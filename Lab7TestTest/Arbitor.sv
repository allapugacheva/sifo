==> flow/design.v <==
module Arbitor (
	input        clk,
	input        rst,
	input        request1,
	input        request2,
	input        request3,
	input        request4,
	input        busbusy,
	output       grant1,
	output       grant2,
	output       grant3,
	output       grant4,
	output [7:0] _priority
);
	logic [7:0] masters_priority;
	assign _priority = masters_priority;
	always_ff @(posedge clk or posedge rst) begin
		if (rst)
			masters_priority <= 8'b11100100;
		else if (busbusy) begin
			case ({grant1, grant2, grant3, grant4})
				4'b1000: masters_priority <= 8'b00111001;
				4'b0100: masters_priority <= 8'b01001110;
				4'b0010: masters_priority <= 8'b10010011;
				4'b0001: masters_priority <= 8'b11100100;
			endcase
		end
	end
	always_ff @(posedge clk or posedge rst) begin
		if (rst) begin
			grant1 <= 1'b0;
		end
		else if (~request1)
			grant1 <= 1'b0;
		else if (request1 & ~busbusy) begin
			case ({masters_priority[7:6] > masters_priority[5:4], masters_priority[7:6] > masters_priority[3:2], masters_priority[7:6] > masters_priority[1:0]})
				3'b111: grant1 <= 1'b1;
				3'b110: grant1 <= ~request4;
				3'b101: grant1 <= ~request3;
				3'b011: grant1 <= ~request2;
				3'b100: grant1 <= ~request4 & ~request3;
				3'b010: grant1 <= ~request4 & ~request2;
				3'b001: grant1 <= ~request3 & ~request2;
				3'b000: grant1 <= ~request4 & ~request3 & ~request2;
			endcase
		end
	end
	always_ff @(posedge clk or posedge rst) begin
		if (rst) begin
			grant2 <= 1'b0;
		end
		else if (~request2)
			grant2 <= 1'b0;
		else if (request2 & ~busbusy) begin
			case ({masters_priority[5:4] > masters_priority[7:6], masters_priority[5:4] > masters_priority[3:2], masters_priority[5:4] > masters_priority[1:0]})
				3'b111: grant2 <= 1'b1;
				3'b110: grant2 <= ~request4;
				3'b101: grant2 <= ~request3;
				3'b011: grant2 <= ~request1;
				3'b100: grant2 <= ~request4 & ~request3;
				3'b010: grant2 <= ~request4 & ~request1;
				3'b001: grant2 <= ~request3 & ~request1;
				3'b000: grant2 <= ~request4 & ~request3 & ~request1;
			endcase
		end
	end
	always_ff @(posedge clk or posedge rst) begin
		if (rst) begin
			grant3 <= 1'b0;
		end
		else if (~request3)
			grant3 <= 1'b0;
		else if (request3 & ~busbusy) begin
			case ({masters_priority[3:2] > masters_priority[7:6], masters_priority[3:2] > masters_priority[5:4], masters_priority[3:2] > masters_priority[1:0]})
				3'b111: grant3 <= 1'b1;
				3'b110: grant3 <= ~request4;
				3'b101: grant3 <= ~request2;
				3'b011: grant3 <= ~request1;
				3'b100: grant3 <= ~request4 & ~request2;
				3'b010: grant3 <= ~request4 & ~request1;
				3'b001: grant3 <= ~request2 & ~request1;
				3'b000: grant3 <= ~request4 & ~request2 & ~request1;
			endcase
		end
	end 
	always_ff @(posedge clk or posedge rst) begin
		if (rst) begin
			grant4 <= 1'b0;
		end
		else if (~request4)
			grant4 <= 1'b0;
		else if (request4 & ~busbusy) begin
			case ({masters_priority[1:0] > masters_priority[7:6], masters_priority[1:0] > masters_priority[5:4], masters_priority[1:0] > masters_priority[3:2]})
				3'b111: grant4 <= 1'b1;
				3'b110: grant4 <= ~request3;
				3'b101: grant4 <= ~request2;
				3'b011: grant4 <= ~request1;
				3'b100: grant4 <= ~request3 & ~request2;
				3'b010: grant4 <= ~request3 & ~request1;
				3'b001: grant4 <= ~request2 & ~request1;
				3'b000: grant4 <= ~request3 & ~request2 & ~request1;
			endcase
		end
	end
endmodule
From RTL to reports: Arbitor
What the tools print for Arbitor, step after step.
Lines are those of the file above, counted from 1.
Not given: -
Design
  design top: Arbitor
  clock: clk
  library: sky130hd
  timing corner: tt_025C_1v80

After elaboration
Counts by Yosys on the flattened word-level netlist (proc, flatten, opt, wreduce; memories kept). Register bits leave out memories and registers merged into their read ports (data or address). Print and check cells are left out. Cells with the same type and inputs are merged into one.
Storage and ports
  register bits after elaboration: 12
  bits of input ports: 7
  output and inout port bits: 12
  cells after elaboration: 91
Operators by class
  order comparisons: 12
  equal/unequal tests: 36
  muxes and demuxes: 13
  bitwise logic cells: 19
  reduce/logical cells: 6
Operator list (number)
  equality test 3 bit (second input constant): 16
  case mux 8 bit (select 4 bit): 1
  case mux 1 bit (select 8 bit): 4
  > comparator 2 bit: 12
  equality test 3 x 2 -> 1 bit (second input constant): 8
  bitwise AND 1 bit: 14
  equality test 3 x 1 -> 1 bit (second input constant): 4
  zero test 3 bit: 4
  inequality test 2 x 1 -> 1 bit (second input constant): 4
  2-to-1 mux 1 bit: 8
  inverter 1 bit: 5
  equality test 4 x 1 -> 1 bit (second input constant): 1
  equality test 4 x 2 -> 1 bit (second input constant): 1
  equality test 4 x 3 -> 1 bit (second input constant): 1
  equality test 4 bit (second input constant): 1
  nonzero test 4 bit: 1
  AND reduction 2 bit: 1

Longest topological paths
Depth = most cells in a row (Yosys ltp): at word level without a register or memory, in the mapped netlist without a sequential cell, where the memories' decode and read muxes count.
Depth
  word-level depth: 6
  ABC_AREA: 0
  depth in mapped cells: 6
  depth with buffers taken out: 6

Netlist
Yosys stat after the flow's synthesis: flattened, memories mapped to cells. It holds for the ABC_AREA given above (unset counts as 0); a run with the other value may have another netlist.
Cell types
  sky130_fd_sc_hd__dfrtp_1: number 7, total area 175.168 µm²
  sky130_fd_sc_hd__o21ai_0: number 16, total area 80.077 µm²
  sky130_fd_sc_hd__dfstp_2: number 3, total area 78.826 µm²
  sky130_fd_sc_hd__ha_1: number 6, total area 75.072 µm²
  sky130_fd_sc_hd__nand2_1: number 12, total area 45.043 µm²
  sky130_fd_sc_hd__inv_1: number 10, total area 37.536 µm²
  sky130_fd_sc_hd__a21oi_1: number 5, total area 25.024 µm²
  sky130_fd_sc_hd__nor2b_1: number 4, total area 25.024 µm²
  sky130_fd_sc_hd__a32o_1: number 2, total area 20.019 µm²
  sky130_fd_sc_hd__buf_2: number 4, total area 20.019 µm²
  sky130_fd_sc_hd__nand3_1: number 4, total area 20.019 µm²
  sky130_fd_sc_hd__nand2b_1: number 3, total area 18.768 µm²
  sky130_fd_sc_hd__nor2_1: number 5, total area 18.768 µm²
  sky130_fd_sc_hd__and3b_1: number 2, total area 17.517 µm²
  sky130_fd_sc_hd__a2111oi_2: number 1, total area 15.014 µm²
  sky130_fd_sc_hd__buf_4: number 2, total area 15.014 µm²
  sky130_fd_sc_hd__o2111a_1: number 1, total area 11.261 µm²
  sky130_fd_sc_hd__nor3_1: number 2, total area 10.01 µm²
Not listed: further types 11, cells in them 11.
Mapped netlist
  standard cells after synthesis: 100
  mapped area: 792.0 µm²
  sequential part of the area: 254.0 µm²
  flip-flop cells: 10
  buffer cells: 6

Timing after synthesis
Path of least setup slack by OpenSTA after synthesis, without wires, with an ideal clock, recovery checks aside; 20% of the period is set as input and as output delay. Where synthesis merged equal registers, the netlist keeps one of their names.
Timing path post-synthesis
  path kind: register to register
  from: register masters_priority[7]
  to: register grant4
  period: 1.93 ns
  setup time: 0.067 ns
  launch time at the first pin: 0.000 ns
  arrival time: 1.582 ns
  data required time: 1.863 ns
  path slack: 0.280 ns
  path delay: 1.649 ns
  driving pins on the path: 6
  buffers on the path: 0
  synthesis period reached: 1.65 ns
"path delay" = arrival - input delay + setup time.
"driving pins on the path" counts driving pins, that of a launching flip-flop among them; a cell with two outputs on the path counts twice.
"synthesis period reached" is the clock period less the worst setup slack; recovery checks do not enter. This is arithmetic on one report: input and output delays are still those of the set period (20% each).
Between the ends stands the longest chain of elaborated cells between them, by number of cells; it is not shown to be the way that was timed. Of several equally long chains one is given.
Each line given opens the expression or statement behind the cell; cells for indexed reads and writes are added by Yosys, which also makes memories of some case tables.
At most two assigning lines are given for a register; there are more.
Between the ends, post-synthesis
  cells stage by stage: sky130_fd_sc_hd__dfstp_2 > sky130_fd_sc_hd__inv_1 > sky130_fd_sc_hd__ha_1 > sky130_fd_sc_hd__a22o_1 > sky130_fd_sc_hd__a2111oi_2 > sky130_fd_sc_hd__a32o_1
  cells in the longest elaborated chain: 5
  elaborated cells between the ends (all ways): 12
  source lines of those cells: 3
  those cells by class: compare (1); eq/ne (7); mux (3); reduce/logical (1)
Ends and longest elaborated chain, post-synthesis
  start: declaration: line 15  | logic [7:0] masters_priority;
  start: assignment: line 19  | masters_priority <= 8'b11100100;
  start: assignment: line 22  | 4'b1000: masters_priority <= 8'b00111001;
  > comparator 2 bit: line 93  | case ({masters_priority[1:0] > masters_priority[7:6], masters_priority[1:0] > masters_priority[5:4], masters_p ...
  zero test 3 bit: line 93
  case mux 1 bit (select 8 bit): line 93
  2-to-1 mux 1 bit: line 92  | else if (request4 & ~busbusy) begin
  2-to-1 mux 1 bit: line 90  | else if (~request4)
  end: assignment: line 95  | 3'b110: grant4 <= ~request3;
  end: assignment: line 96  | 3'b101: grant4 <= ~request2;
  end: declaration: line 12  | output grant4,

Timing after layout
From the final timing report of flow run A: the path of least setup slack in the routed layout; clock arrival at registers is part of the times.
Timing path post-layout
  path kind: register to register
  from: register masters_priority[7]
  to: register grant4
  period: 1.77 ns
  setup time: 0.06 ns
  launch time at the first pin: 0.24 ns
  arrival time: 1.94 ns
  data required time: 1.95 ns
  path slack: 0.01 ns
  driving pins on the path: 6
  buffers on the path: 0
Between the ends stands the longest chain of elaborated cells between them, by number of cells; it is not shown to be the way that was timed. Of several equally long chains one is given.
At most two assigning lines are given for a register; there are more.
Between the ends, post-layout
  cells stage by stage: sky130_fd_sc_hd__dfstp_2 > sky130_fd_sc_hd__inv_1 > sky130_fd_sc_hd__ha_1 > sky130_fd_sc_hd__a22o_1 > sky130_fd_sc_hd__a2111oi_4 > sky130_fd_sc_hd__a32o_2
  cells in the longest elaborated chain: 5
  elaborated cells between the ends (all ways): 12
  source lines of those cells: 3
  those cells by class: compare (1); eq/ne (7); mux (3); reduce/logical (1)
Ends and longest elaborated chain, post-layout
  start: declaration: line 15  | logic [7:0] masters_priority;
  start: assignment: line 19  | masters_priority <= 8'b11100100;
  start: assignment: line 22  | 4'b1000: masters_priority <= 8'b00111001;
  > comparator 2 bit: line 93  | case ({masters_priority[1:0] > masters_priority[7:6], masters_priority[1:0] > masters_priority[5:4], masters_p ...
  zero test 3 bit: line 93
  case mux 1 bit (select 8 bit): line 93
  2-to-1 mux 1 bit: line 92  | else if (request4 & ~busbusy) begin
  2-to-1 mux 1 bit: line 90  | else if (~request4)
  end: assignment: line 95  | 3'b110: grant4 <= ~request3;
  end: assignment: line 96  | 3'b101: grant4 <= ~request2;
  end: declaration: line 12  | output grant4,

Data sheet: physical implementation of Arbitor

Stored flow runs of Arbitor (2 of them; Yosys, OpenROAD, sky130hd). They differ in their settings and are not a sequence. Constraints: input delay and output delay 20% of the set period each, output load 0.01 pF.
"achieved clock period (ns)" is the run's clock period less its worst setup slack. It is reckoned from that one timing run; input and output delays stay at 20% of the period that was set.
"finish__power__total" rests on the timing tool's default activity at the inputs, not on a simulated workload.

Flow files of flow run A
==> flow/run.sh <==
#!/bin/bash
# the make line also repeats the synthesis and layout settings of config.mk as NAME=value (left out here)
make -C /OpenROAD-flow-scripts/flow DESIGN_CONFIG=/design/flow/config.mk WORK_HOME=/design/flow/orfs CLKGATE_MAP_FILE= finish
==> flow/config.mk <==
export PLATFORM = sky130hd
export DESIGN_NAME = Arbitor
export DESIGN_NICKNAME = Arbitor
export VERILOG_FILES = /design/flow/design.v
export SDC_FILE = /design/flow/constraint.sdc
export NUM_CORES = 4
export LEC_CHECK = 0
export CAP_MARGIN = 5
export CELL_PAD_IN_SITES_DETAIL_PLACEMENT = 2
export CORE_ASPECT_RATIO = 0.7
export CORE_MARGIN = 9
export CORE_UTILIZATION = 19
export CTS_CLUSTER_DIAMETER = 96
export CTS_CLUSTER_SIZE = 38
export MAX_ROUTING_LAYER = met5
export SLEW_MARGIN = 20
export TNS_END_PERCENT = 45
==> flow/constraint.sdc <==
create_clock -name core_clock -period 1.77 [get_ports {clk}]
set_input_delay 0.3540 -clock core_clock [delete_from_list [all_inputs] [get_ports {clk}]]
set_output_delay 0.3540 -clock core_clock [all_outputs]
set_load 0.01 [all_outputs]

report of flow run A
yosys chip area after synthesis (um^2): 792.0
finish__design__die__area: 6854.1
finish__design__instance__area__stdcell: 1161.1
finish__timing__setup__ws: 0.014
finish__timing__setup__tns: 0.000
finish__power__total: 1.997e-03
achieved clock period (ns): 1.756

Flow files of flow run B
==> flow/run.sh <==
#!/bin/bash
# the make line also repeats the synthesis and layout settings of config.mk as NAME=value (left out here)
make -C /OpenROAD-flow-scripts/flow DESIGN_CONFIG=/design/flow/config.mk WORK_HOME=/design/flow/orfs CLKGATE_MAP_FILE= finish
==> flow/config.mk <==
export PLATFORM = sky130hd
export DESIGN_NAME = Arbitor
export DESIGN_NICKNAME = Arbitor
export VERILOG_FILES = /design/flow/design.v
export SDC_FILE = /design/flow/constraint.sdc
export NUM_CORES = 4
export LEC_CHECK = 0
export CAP_MARGIN = 25
export CELL_PAD_IN_SITES_DETAIL_PLACEMENT = 2
export CORE_MARGIN = 2
export CORE_UTILIZATION = 15
export MAX_ROUTING_LAYER = met4
export MIN_ROUTING_LAYER = met1
export PLACE_DENSITY = 0.95
export SETUP_SLACK_MARGIN = 0.52
export SLEW_MARGIN = 20
==> flow/constraint.sdc <==
create_clock -name core_clock -period 2.41 [get_ports {clk}]
set_input_delay 0.4820 -clock core_clock [delete_from_list [all_inputs] [get_ports {clk}]]
set_output_delay 0.4820 -clock core_clock [all_outputs]
set_load 0.01 [all_outputs]

report of flow run B
yosys chip area after synthesis (um^2): 792.0
finish__design__die__area: 5877.5
finish__design__instance__area__stdcell: 1102.3
finish__timing__setup__ws: 0.558
finish__timing__setup__tns: 0.000
finish__power__total: 1.382e-03
achieved clock period (ns): 1.852
