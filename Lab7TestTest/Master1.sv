==> flow/design.v <==
module Master1 #(
    parameter MODULUS = 6,
    parameter NUMBER = 1
) (
	input        clk,
	input 		 rst,
	input        grant,
	output       request,
	output       busbusy,
	output [2:0] address,
	output [7:0] data
);
	logic [4:0] counter_requests;
	logic [2:0] counter_quant;
	logic [2:0] counter_address;
	assign data = NUMBER;
	always_ff @(posedge clk or posedge rst) begin
		if (rst)
			counter_address <= 'd0;
		else if (~request)
			counter_address <= counter_address == 5'd4 ? 'd0 : counter_address + 1'b1;
	end
	assign address = counter_address;
	always_ff @(posedge clk or posedge rst) begin
		if (rst)
			request <= 1'b0;
		else if (counter_requests == MODULUS)
			request <= 1'b1;
		else if (counter_quant == 3'd4)
			request <= 1'b0;
	end
	always_ff @(posedge clk or posedge rst) begin
		if (rst)
			counter_requests <= 'd0;
		else if (~request)
			counter_requests <= counter_requests == MODULUS ? 4'd0 : counter_requests + 1'b1;
	end
	always_ff @(posedge clk or posedge rst) begin
		if (rst)
			counter_quant <= 'd0;
		else if (grant)
			counter_quant <= counter_quant + 1'b1;
		else if (counter_quant != 3'd0 & ~request)
			counter_quant <= 'd0;
	end
	assign busbusy = grant & request;
endmodule
* Tool chain data of Master1
The steps from the RTL of Master1 to its reports follow in flow order.
Lines are those of the file above, counted from 1.
Not given: --
- Top module :: Master1
- Clock :: clk
- Standard-cell library :: sky130hd
- Corner :: tt_025C_1v80

* Word-level counts
Yosys after proc, flatten, opt, wreduce and memory -nomap, before mapping. Memory bits, and registers merged into a memory's read port (data or address), are not among the register bits. Print and check cells are not counted. Equal cells are merged and count once.
- Div/mod/pow operators :: 0
- Multipliers :: 0
- Shifts and indexed selects :: 0
- Magnitude comparators :: 0
- $add $sub $neg :: 3
- Reduce/logical cells :: 3
- Mux-type cells :: 6
- Bitwise operators :: 3
- Equal/unequal tests :: 3
** Operator list (number)
- 2-to-1 mux 3 bit :: 3
- adder 3 x 1 -> 3 bit (second input constant) :: 2
- == test 3 bit (second input constant) :: 2
- adder 5 x 1 -> 5 bit (second input constant) :: 1
- == test 5 x 3 -> 1 bit (second input constant) :: 1
- 2-to-1 mux 5 bit :: 1
- nonzero test 2 bit :: 2
- nonzero test 3 bit :: 1
- bitwise AND 1 bit :: 2
- 2-to-1 mux 1 bit :: 2
- NOT 1 bit :: 1
- ROM bits :: 0
- RAM bits :: 0
- Flip-flop bits (word level) :: 12
- Word width x clocked read ports :: 0
- Memory cells :: 0
- Input bits :: 3
- Latch bits :: 0
- Output and inout bits :: 13

* Logic depth
Depth = most cells in a row (Yosys ltp): at word level without a register or memory, in the mapped netlist without a sequential cell, where the memories' decode and read muxes count.
- Word-level depth :: 4
- ABC_AREA :: 0
- Gate-level depth with buffers :: 5
- Mapped depth without buffers :: 5

* Netlist
Source: synth_stat.txt of the flow (Yosys; design flattened, memories mapped). It holds for the ABC_AREA given above (unset counts as 0); a run with the other value may have another netlist.
** Cells by type
- sky130_fd_sc_hd__dfrtp_1 :: number 12, total area 300.288 um^2
- sky130_fd_sc_hd__ha_1 :: number 6, total area 75.072 um^2
- sky130_fd_sc_hd__buf_4 :: number 8, total area 60.058 um^2
- sky130_fd_sc_hd__a21o_1 :: number 4, total area 30.029 um^2
- sky130_fd_sc_hd__nand2_1 :: number 8, total area 30.029 um^2
- sky130_fd_sc_hd__inv_1 :: number 7, total area 26.275 um^2
- sky130_fd_sc_hd__nand4b_1 :: number 2, total area 17.517 um^2
- sky130_fd_sc_hd__o21ai_0 :: number 3, total area 15.014 um^2
- sky130_fd_sc_hd__o31ai_1 :: number 2, total area 15.014 um^2
- sky130_fd_sc_hd__and4bb_1 :: number 1, total area 12.512 um^2
- sky130_fd_sc_hd__mux2_2 :: number 1, total area 11.261 um^2
- sky130_fd_sc_hd__nor2_1 :: number 3, total area 11.261 um^2
- sky130_fd_sc_hd__buf_2 :: number 2, total area 10.01 um^2
- sky130_fd_sc_hd__nor3_1 :: number 2, total area 10.01 um^2
- sky130_fd_sc_hd__a22o_1 :: number 1, total area 8.758 um^2
- sky130_fd_sc_hd__xnor2_1 :: number 1, total area 8.758 um^2
- sky130_fd_sc_hd__xor2_1 :: number 1, total area 8.758 um^2
- sky130_fd_sc_hd__a211oi_1 :: number 1, total area 7.507 um^2
Other cell types: 6; their cells: 7.
- Mapped flip-flops :: 12
- Area of sequential cells :: 300.3 um^2
- Standard cells after synthesis :: 72
- Buffer cells :: 10
- Chip area (Yosys) :: 696.9 um^2

* Path before layout
Path of least setup slack by OpenSTA after synthesis, without wires, with an ideal clock, recovery checks aside; 20% of the period is set as input and as output delay. Where synthesis merged equal registers, the netlist keeps one of their names.
- Path type :: flip-flop to flip-flop
- From :: reg counter_requests[0]
- To :: reg counter_requests[2]
- Delay of the path :: 1190 ps
- Driving pins on the path :: 6
- Setup slack :: 250 ps
- Data required time :: 1319 ps
- Time at the first pin :: 0 ps
- Period :: 1440 ps
- Arrival time :: 1069 ps
- Setup time :: 121 ps
- Period reached after synthesis :: 1190 ps
"delay of the path" is the arrival time less input delay plus setup time.
"driving pins on the path" counts driving pins, that of a launching flip-flop among them; a cell with two outputs on the path counts twice.
"period reached after synthesis" is the clock period less the worst setup slack; recovery checks do not enter. This is arithmetic on one report: input and output delays are still those of the set period (20% each).
Between the ends stands the longest chain of elaborated cells between them, by number of cells; it is not shown to be the way that was timed. Of several equally long chains one is given.
Each line given opens the expression or statement behind the cell; cells for indexed reads and writes are added by Yosys, which also makes memories of some case tables.
- Cells stage by stage :: sky130_fd_sc_hd__dfrtp_1 sky130_fd_sc_hd__inv_1 sky130_fd_sc_hd__ha_1 sky130_fd_sc_hd__and4bb_1 sky130_fd_sc_hd__o21bai_1 sky130_fd_sc_hd__a22o_1
- Length of the longest elaborated chain :: 2
** Ends and longest elaborated chain, post-synthesis
- start: declaration :: line 13 : logic [4:0] counter_requests;
- start: assignment :: line 34 : counter_requests <= 'd0;
- start: assignment :: line 36 : counter_requests <= counter_requests == MODULUS ? 4'd0 : counter_requests + 1'b1;
- adder 5 x 1 -> 5 bit :: line 36
- 2-to-1 mux 5 bit :: line 36
- end: assignment :: line 34
- end: assignment :: line 36
- end: declaration :: line 13

* Timing after layout
From the final timing report of stored run 1: the path of least setup slack in the routed layout; clock arrival at registers is part of the times.
The report prints the path's times to 10 ps; the period is as set.
- Path type :: flip-flop to flip-flop
- From :: reg counter_requests[1]
- To :: reg counter_requests[1]
- Time at the first pin :: 270 ps
- Driving pins on the path :: 5
- Data required time :: 1070 ps
- Arrival time :: 1440 ps
- Setup time :: 90 ps
- Period :: 880 ps
- Setup slack :: -380 ps
Between the ends stands the longest chain of elaborated cells between them, by number of cells; it is not shown to be the way that was timed. Of several equally long chains one is given.
- Cells stage by stage :: sky130_fd_sc_hd__dfrtp_1 sky130_fd_sc_hd__ha_2 sky130_fd_sc_hd__and4bb_2 sky130_fd_sc_hd__buf_4 sky130_fd_sc_hd__o31ai_4
- Length of the longest elaborated chain :: 2
** Ends and longest elaborated chain, after layout
- start: declaration :: line 13 : logic [4:0] counter_requests;
- start: assignment :: line 34 : counter_requests <= 'd0;
- start: assignment :: line 36 : counter_requests <= counter_requests == MODULUS ? 4'd0 : counter_requests + 1'b1;
- adder 5 x 1 -> 5 bit :: line 36
- 2-to-1 mux 5 bit :: line 36
- end: assignment :: line 34
- end: assignment :: line 36
- end: declaration :: line 13

Top module Master1; platform sky130hd; tools Yosys and OpenROAD; 2 stored runs in no particular order. Input and output delays are each 20% of the period that was set; the output load is 0.01 pF.
"reached clock period" means the clock period less the worst setup slack. The figure is calculated, with input and output delays left at 20% of the set period.
By "critical path time" is meant the share of the clock period that the worst setup path is allowed (20% is reserved at inputs, 20% at outputs), minus its slack. Clock arrival times at its registers enter into it.
"total power of the final layout" is the tool's figure for a default switching activity; nothing was simulated.
"critical path time" is known to 10 ps.

* Stored run 1
** Files
==> flow/run.sh <==
#!/bin/bash
# the make line also repeats the synthesis and layout settings of config.mk as NAME=value (left out here)
make -C /OpenROAD-flow-scripts/flow DESIGN_CONFIG=/design/flow/config.mk WORK_HOME=/design/flow/orfs CLKGATE_MAP_FILE= finish
==> flow/config.mk <==
export PLATFORM = sky130hd
export DESIGN_NAME = Master1
export DESIGN_NICKNAME = Master1
export VERILOG_FILES = /design/flow/design.v
export SDC_FILE = /design/flow/constraint.sdc
export NUM_CORES = 4
export LEC_CHECK = 0
export ABC_AREA = 0
export CAP_MARGIN = 20
export CELL_PAD_IN_SITES_GLOBAL_PLACEMENT = 1
export CORE_MARGIN = 10
export CORE_UTILIZATION = 37
export CTS_CLUSTER_SIZE = 31
export GPL_ROUTABILITY_DRIVEN = 0
export MAX_ROUTING_LAYER = met5
export PLACE_DENSITY = 0.4
export SETUP_SLACK_MARGIN = 0.17
export SLEW_MARGIN = 20
export TNS_END_PERCENT = 80
==> flow/constraint.sdc <==
create_clock -name core_clock -period 0.88 [get_ports {clk}]
set_input_delay 0.1760 -clock core_clock [delete_from_list [all_inputs] [get_ports {clk}]]
set_output_delay 0.1760 -clock core_clock [all_outputs]
set_load 0.01 [all_outputs]
** Results
- Area of the standard cells in the finished layout :: 1078.5 um^2
- Reached clock period :: 1259 ps
- Utilization of the finished layout :: 61.1 %
- Total power of the final layout :: 3.959 mW
- Lowest setup slack :: -379 ps
- Area of the synthesized netlist :: 696.9 um^2
- Critical path time :: 1260 ps
- Class of the worst setup path :: flip-flop to flip-flop
- Total die area :: 4019.6 um^2

* Stored run 2
** Files
==> flow/run.sh <==
#!/bin/bash
# the make line also repeats the synthesis and layout settings of config.mk as NAME=value (left out here)
make -C /OpenROAD-flow-scripts/flow DESIGN_CONFIG=/design/flow/config.mk WORK_HOME=/design/flow/orfs CLKGATE_MAP_FILE= finish
==> flow/config.mk <==
export PLATFORM = sky130hd
export DESIGN_NAME = Master1
export DESIGN_NICKNAME = Master1
export VERILOG_FILES = /design/flow/design.v
export SDC_FILE = /design/flow/constraint.sdc
export NUM_CORES = 4
export LEC_CHECK = 0
export ABC_AREA = 1
export CAP_MARGIN = 20
export CORE_MARGIN = 2
export CORE_UTILIZATION = 48
export CTS_CLUSTER_DIAMETER = 177
export GPL_TIMING_DRIVEN = 0
export PLACE_DENSITY = 0.57
export SETUP_SLACK_MARGIN = 0.05
export SLEW_MARGIN = 5
==> flow/constraint.sdc <==
create_clock -name core_clock -period 1.22 [get_ports {clk}]
set_input_delay 0.2440 -clock core_clock [delete_from_list [all_inputs] [get_ports {clk}]]
set_output_delay 0.2440 -clock core_clock [all_outputs]
set_load 0.01 [all_outputs]
** Results
- Area of the synthesized netlist :: 768.2 um^2
- Total die area :: 1936.4 um^2
- Lowest setup slack :: -17 ps
- Area of the standard cells in the finished layout :: 954.7 um^2
- Reached clock period :: 1237 ps
- Utilization of the finished layout :: 63.4 %
- Total power of the final layout :: 2.300 mW
- Critical path time :: 990 ps
- Class of the worst setup path :: flip-flop to output port
