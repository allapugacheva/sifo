==> flow/design.v <==
module fsm (
	input              result,
	input              result_strob,
	input        [1:0] state,
	output logic [1:0] new_state
);
	always_comb begin
		new_state = state;
		if (result_strob)
			case (state)
				2'd0: if ( result) new_state = 2'd1;
				2'd1: if ( result) new_state = 2'd3;
						else         new_state = 2'd0;
				2'd2: if ( result) new_state = 2'd3;
						else         new_state = 2'd0;
				2'd3: if (~result) new_state = 2'd2;
			endcase
	end
endmodule
module lab10 # (
	parameter PATTERN_WIDTH = 4
) (
	input                        clk,
	input                        rst,
	input                        predict_req,
	input                        result,
	input                        result_strob,
	output                       predict,
	output                       predict_strob,
	output [PATTERN_WIDTH - 1:0] pattern,
	output [1:0]                 state,
	output [1:0]                 new_state,
	output [1:0]                 pht0,
	output [1:0]                 pht1,
	output [1:0]                 pht2,
	output [1:0]                 pht3,
	output [1:0]                 pht4,
	output [1:0]                 pht5,
	output [1:0]                 pht6,
	output [1:0]                 pht7,
	output [1:0]                 pht8,
	output [1:0]                 pht9,
	output [1:0]                 pht10,
	output [1:0]                 pht11,
	output [1:0]                 pht12,
	output [1:0]                 pht13,
	output [1:0]                 pht14,
	output [1:0]                 pht15
);
	logic [PATTERN_WIDTH - 1:0] _pattern;
	assign pattern = _pattern;
	pattern_former former_inst(
		.clk          (clk),
		.rst          (rst),
		.result       (result),
		.result_strob (result_strob),
		.pattern      (_pattern)
	);
	logic [1:0] _state, _new_state;
	assign state     = _state;
	assign new_state = _new_state;
	pht pht_inst(
		.clk          (clk),
		.rst          (rst),
		.pattern      (_pattern),
		.new_state    (_new_state),
		.result_strob (result_strob),
		.state        (_state),
		.pht_reg0     (pht0),
		.pht_reg1     (pht1),
		.pht_reg2     (pht2),
		.pht_reg3     (pht3),
		.pht_reg4     (pht4),
		.pht_reg5     (pht5),
		.pht_reg6     (pht6),
		.pht_reg7     (pht7),
		.pht_reg8     (pht8),
		.pht_reg9     (pht9),
		.pht_reg10    (pht10),
		.pht_reg11    (pht11),
		.pht_reg12    (pht12),
		.pht_reg13    (pht13),
		.pht_reg14    (pht14),
		.pht_reg15    (pht15)
	);
	fsm fsm_inst(
		.result       (result),
		.result_strob (result_strob),
		.state        (_state),
		.new_state    (_new_state)
	);
	predicter predicter_inst(
		.clk           (clk),
		.rst           (rst),
		.state         (_state),
		.predict_req   (predict_req),
		.predict       (predict),
		.predict_strob (predict_strob)
	);
endmodule
module pattern_former # (
	parameter PATTERN_WIDTH = 4
) (
	input                        clk,
	input                        rst,
	input                        result,
	input                        result_strob,
	output [PATTERN_WIDTH - 1:0] pattern
);
	logic [PATTERN_WIDTH - 1:0] ghr;
	always_ff @(posedge clk or posedge rst) begin
		if (rst)
			ghr <= '0;
		else if (result_strob)
			ghr <= { ghr[PATTERN_WIDTH - 2:0], result };
	end
	assign pattern = ghr;
endmodule
module pht # (
	parameter PATTERN_WIDTH = 4
) (
	input                        clk,
	input                        rst,
	input  [PATTERN_WIDTH - 1:0] pattern,
	input  [1:0]                 new_state,
	input                        result_strob,
	output [1:0]                 state,
	output [1:0]                 pht_reg0,
	output [1:0]                 pht_reg1,
	output [1:0]                 pht_reg2,
	output [1:0]                 pht_reg3,
	output [1:0]                 pht_reg4,
	output [1:0]                 pht_reg5,
	output [1:0]                 pht_reg6,
	output [1:0]                 pht_reg7,
	output [1:0]                 pht_reg8,
	output [1:0]                 pht_reg9,
	output [1:0]                 pht_reg10,
	output [1:0]                 pht_reg11,
	output [1:0]                 pht_reg12,
	output [1:0]                 pht_reg13,
	output [1:0]                 pht_reg14,
	output [1:0]                 pht_reg15
);
	logic [PATTERN_WIDTH ** 2 - 1:0][1:0] data;
	always_ff @(posedge clk or posedge rst) begin
		if (rst)
			for (int i = 0; i < PATTERN_WIDTH ** 2; i++)
				data[i] <= '0;
		else if (result_strob)
			data[pattern] <= new_state;
	end
	assign state = data[pattern];
	assign pht_reg0  = data[0];
	assign pht_reg1  = data[1];
	assign pht_reg2  = data[2];
	assign pht_reg3  = data[3];
	assign pht_reg4  = data[4];
	assign pht_reg5  = data[5];
	assign pht_reg6  = data[6];
	assign pht_reg7  = data[7];
	assign pht_reg8  = data[8];
	assign pht_reg9  = data[9];
	assign pht_reg10 = data[10];
	assign pht_reg11 = data[11];
	assign pht_reg12 = data[12];
	assign pht_reg13 = data[13];
	assign pht_reg14 = data[14];
	assign pht_reg15 = data[15];
endmodule
module predicter (
	input        clk,
	input        rst,
	input  [1:0] state,
	input        predict_req,
	output logic predict,
	output logic predict_strob
);
	assign predict = state[1] & predict_strob; 
	assign predict_strob = work_cnt == 2'd3;
	logic [1:0] work_cnt;
	always_ff @(posedge clk or posedge rst) begin
		if (rst)
			work_cnt <= '0;
		else if (predict_req | (work_cnt != '0 & ~predict_req))
			work_cnt <= work_cnt + 1'b1;
	end
endmodule
==> Tool chain data of lab10 <==
Tool output for the design above, in the order of the flow.
Line numbers count from 1 in the design file above.
Operators: Yosys type, input widths -> output width; for muxes data width and select width s.
Cell names lack the library's common part.
{ "inputs": {"top_module": "lab10", "clock_port": "clk", "lib": "sky130hd", "corner": "tt_025C_1v80"} }

==> Word level <==
Source: Yosys, flattened and elaborated, memories not mapped. Widths are those after wreduce; folded enables and synchronous resets count as part of the registers. Registers that Yosys merges into a memory's read port (data or address) are not register bits. Print and check cells do not count. Equal cells are merged and count once.
{ "word_totals": {"ff_bits": 38, "in_bits": 5, "out_inout_bits": 42, "word_cells": 27} }
{ "op_classes": {"add_sub_neg": 2, "eq_ne": 4, "n_shift": 3, "n_mux": 5, "bitwise": 7, "reduce_and_logical": 3} }
{ "op_table": {"columns": ["cell", "n"], "rows": [
  ["$shift 2x33->32", 1],
  ["$shift 2x33->32 const A", 1],
  ["$neg 5->33", 1],
  ["$and 32x32->32", 1],
  ["$or 32x32->32", 1],
  ["$shiftx 32x6->2", 1],
  ["$not 32->32", 1],
  ["$mux 2", 4],
  ["$eq 2x2->1 const B", 3],
  ["$pmux 2 s3", 1],
  ["$and 1x1->1", 2],
  ["$add 2x1->2 const B", 1],
  ["$eq 2x1->1 const B", 1],
  ["$logic_not 2->1", 1],
  ["$reduce_bool 2->1", 1],
  ["$reduce_or 2->1", 1],
  ["$or 1x1->1", 1],
  ["$not 1->1", 1]
]} }

==> Depth <==
Depth = most cells in a row (Yosys ltp): at word level without a register or memory, in the mapped netlist without a sequential cell, where the memories' decode and read muxes count.
{ "depth": {"word_depth": 7, "abc_area": 0, "mapped_depth": 14, "ltp_nobuf": 11} }

==> Synthesis result <==
Source: synth_stat.txt of the flow (Yosys; design flattened, memories mapped). It holds for the ABC_AREA given above (unset counts as 0); a run with the other value may have another netlist.
{ "by_type": {"columns": ["type", "n", "area_total_um2"], "rows": [
  ["dfrtp_1", 38, 950.912],
  ["a32o_1", 12, 120.115],
  ["ha_1", 9, 112.608],
  ["mux4_2", 5, 112.608],
  ["a22o_1", 12, 105.101],
  ["nand2_1", 25, 93.84],
  ["mux2_2", 7, 78.826],
  ["mux2i_1", 5, 50.048],
  ["nand2b_1", 6, 37.536],
  ["nor2_1", 9, 33.782],
  ["inv_1", 8, 30.029],
  ["o21ai_0", 6, 30.029],
  ["a211oi_1", 3, 22.522],
  ["buf_6", 2, 22.522],
  ["nand3b_1", 3, 22.522],
  ["a31oi_4", 1, 21.27],
  ["nand3_1", 4, 20.019],
  ["nor2b_1", 3, 18.768]
]} }
Other cell types: 21; their cells: 27.
{ "mapped": {"stdcells": 185, "yosys_area_um2": 2077.0, "seq_area_um2": 950.9, "ffs": 38, "buffers": 7} }
By module: a second synthesis without flattening, with its own total; a netlist apart from the flattened one above.
{ "unflattened": {"hier_cells": 171, "hier_area_um2": 2083.2} }
Rows give one instance, submodules left out.
{ "by_module": {"columns": ["module", "instances", "cells", "area_um2", "mod_seq_area_um2"], "rows": [
  ["pht", 1, 138, 1707.9, 800.8],
  ["pattern_former", 1, 9, 148.9, 100.1],
  ["predicter", 1, 11, 130.1, 50.0],
  ["fsm", 1, 13, 96.3, 0.0],
  ["lab10", 1, 0, 0.0, 0.0]
]} }

==> Worst setup path after synthesis <==
Source: OpenSTA report_checks on the synthesized netlist (no wires, ideal clock, input and output delay 20% of the period each), path of least setup slack; recovery checks are left aside. Register names are those of the netlist, which keeps one name where synthesis merged equal registers.
{ "synth_path": {"path_kind": "register to output", "start": "reg former_inst.ghr[1]", "end": "out new_state[1]", "tclk_ns": 5.41, "out_delay_ns": 1.082, "launch_ns": 0.000, "arrival_time_ns": 2.605, "required_ns": 4.328, "setup_slack_ns": 1.723, "delay_ns": 2.605, "driving_pins": 14, "n_path_buf": 3, "synth_period_reached_ns": 3.687} }
"delay_ns" is the arrival time less input delay plus setup time.
A path that ends at an output port has no setup time.
"driving_pins" counts driving pins, that of a launching flip-flop among them; a cell with two outputs on the path counts twice.
"synth_period_reached_ns" = period - worst setup slack (recovery checks aside). The figure is calculated, with input and output delays left at 20% of the set period.
The rows between start and end are the longest chain of elaborated cells between them; the timing report does not say that the signal goes this way. Where chains are equally long, one stands for them.
Each line given opens the expression or statement behind the cell; cells for indexed reads and writes are added by Yosys, which also makes memories of some case tables.
{ "synth_via": {"cell_sequence": "dfrtp_1 > buf_6 > buf_2 > mux4_2 > nor2_1 > nor2_1 > o21ai_1 > inv_1 > ha_1 > a211oi_1 > a21oi_1 > nor2b_1 > a31oi_4 > buf_6", "elab_chain_len": 5, "cells_between": 10, "cone_lines": 5, "cone_classes": "3 x eq/ne; 1 x shift; 4 x mux; 2 x reduce/logical"} }
{ "synth_rtl": {"columns": ["element", "line", "source"], "rows": [
  ["start: declaration", 110, "logic [PATTERN_WIDTH - 1:0] ghr;"],
  ["start: assignment", 113, "ghr <= '0;"],
  ["start: assignment", 115, "ghr <= { ghr[PATTERN_WIDTH - 2:0], result };"],
  ["$shiftx 32x6->2", 153, "assign state = data[pattern];"],
  ["$eq 2x1->1", 10, "case (state)"],
  ["$reduce_or 2->1", null, null],
  ["$pmux 2 s3", 10, null],
  ["$mux 2", 9, "if (result_strob)"],
  ["end: declaration", 32, "output [1:0] new_state,"]
]} }
Some nets on the timed path still bear RTL names; the line given drives or declares the net.
{ "synth_named_nets": {"columns": ["signal", "line"], "rows": [
  ["state[0]", 153]
]} }

==> Worst path after layout <==
From the final timing report of run A: the path of least setup slack in the routed layout; clock arrival at registers is part of the times.
{ "layout_path": {"path_kind": "register to output", "start": "reg former_inst.ghr[0]", "end": "out new_state[1]", "tclk_ns": 4.96, "out_delay_ns": 0.99, "launch_ns": 0.30, "arrival_time_ns": 3.14, "required_ns": 3.97, "setup_slack_ns": 0.83, "driving_pins": 12, "n_path_buf": 1} }
The rows between start and end are the longest chain of elaborated cells between them; the timing report does not say that the signal goes this way. Where chains are equally long, one stands for them.
{ "layout_via": {"cell_sequence": "dfrtp_4 > nand2b_1 > o22ai_1 > o21ai_4 > nand2_1 > inv_1 > ha_1 > a211oi_1 > a21oi_1 > nor2b_2 > a31oi_4 > clkdlybuf4s50_1", "elab_chain_len": 5, "cells_between": 10, "cone_lines": 5, "cone_classes": "3 x eq/ne; 1 x shift; 4 x mux; 2 x reduce/logical"} }
{ "layout_rtl": {"columns": ["element", "line", "source"], "rows": [
  ["start: declaration", 110, "logic [PATTERN_WIDTH - 1:0] ghr;"],
  ["start: assignment", 113, "ghr <= '0;"],
  ["start: assignment", 115, "ghr <= { ghr[PATTERN_WIDTH - 2:0], result };"],
  ["$shiftx 32x6->2", 153, "assign state = data[pattern];"],
  ["$eq 2x1->1", 10, "case (state)"],
  ["$reduce_or 2->1", null, null],
  ["$pmux 2 s3", 10, null],
  ["$mux 2", 9, "if (result_strob)"],
  ["end: declaration", 32, "output [1:0] new_state,"]
]} }

--- measured runs ---
Top module lab10; platform sky130hd; tools Yosys and OpenROAD; 2 stored runs in no particular order. Input and output delays are each 20% of the period that was set; the output load is 0.01 pF.
"worstPathTime_ns" is the time allowed to the run's worst setup path (the clock period less input and output delay, where it has them) less its slack. Clock arrival times count: a late capture clock shortens it, a late launch clock lengthens it.
"design_power_mw": no workload was simulated; the value follows from the tool's default switching activity.
[
  {
    "run": "run A",
    "settings": { "period_ns": 4.96, "CORE_UTILIZATION": 29, "SETUP_SLACK_MARGIN": 0.64, "PLACE_DENSITY_LB_ADDON": 0.28, "CORE_ASPECT_RATIO": 1.56, "TNS_END_PERCENT": 50, "ABC_AREA": 0, "CTS_CLUSTER_DIAMETER": 26, "SLEW_MARGIN": 40, "MIN_ROUTING_LAYER": "met1", "CAP_MARGIN": 20, "CORE_MARGIN": 2 },
    "results": { "timing.setup.tns_ns": 0.000, "ws_hold_ns": 0.536, "design_power_mw": 1.463, "final_die_area_um2": 7871.5, "synthesis_area_um2": 2077.0, "timing.setup.ws_ns": 0.831, "worstPathTime_ns": 3.14, "path_kind": "register to output", "layout_utilization_pct": 39.5 }
  },
  {
    "run": "run B",
    "settings": { "period_ns": 4.49, "CAP_MARGIN": 20, "CORE_MARGIN": 2, "CORE_UTILIZATION": 40, "SLEW_MARGIN": 20 },
    "results": { "timing.setup.ws_ns": 0.231, "final_die_area_um2": 5785.1, "timing.setup.tns_ns": 0.000, "ws_hold_ns": 0.526, "worstPathTime_ns": 3.36, "path_kind": "register to output", "layout_utilization_pct": 53.2, "synthesis_area_um2": 2077.0, "design_power_mw": 1.609 }
  }
]
--- end ---
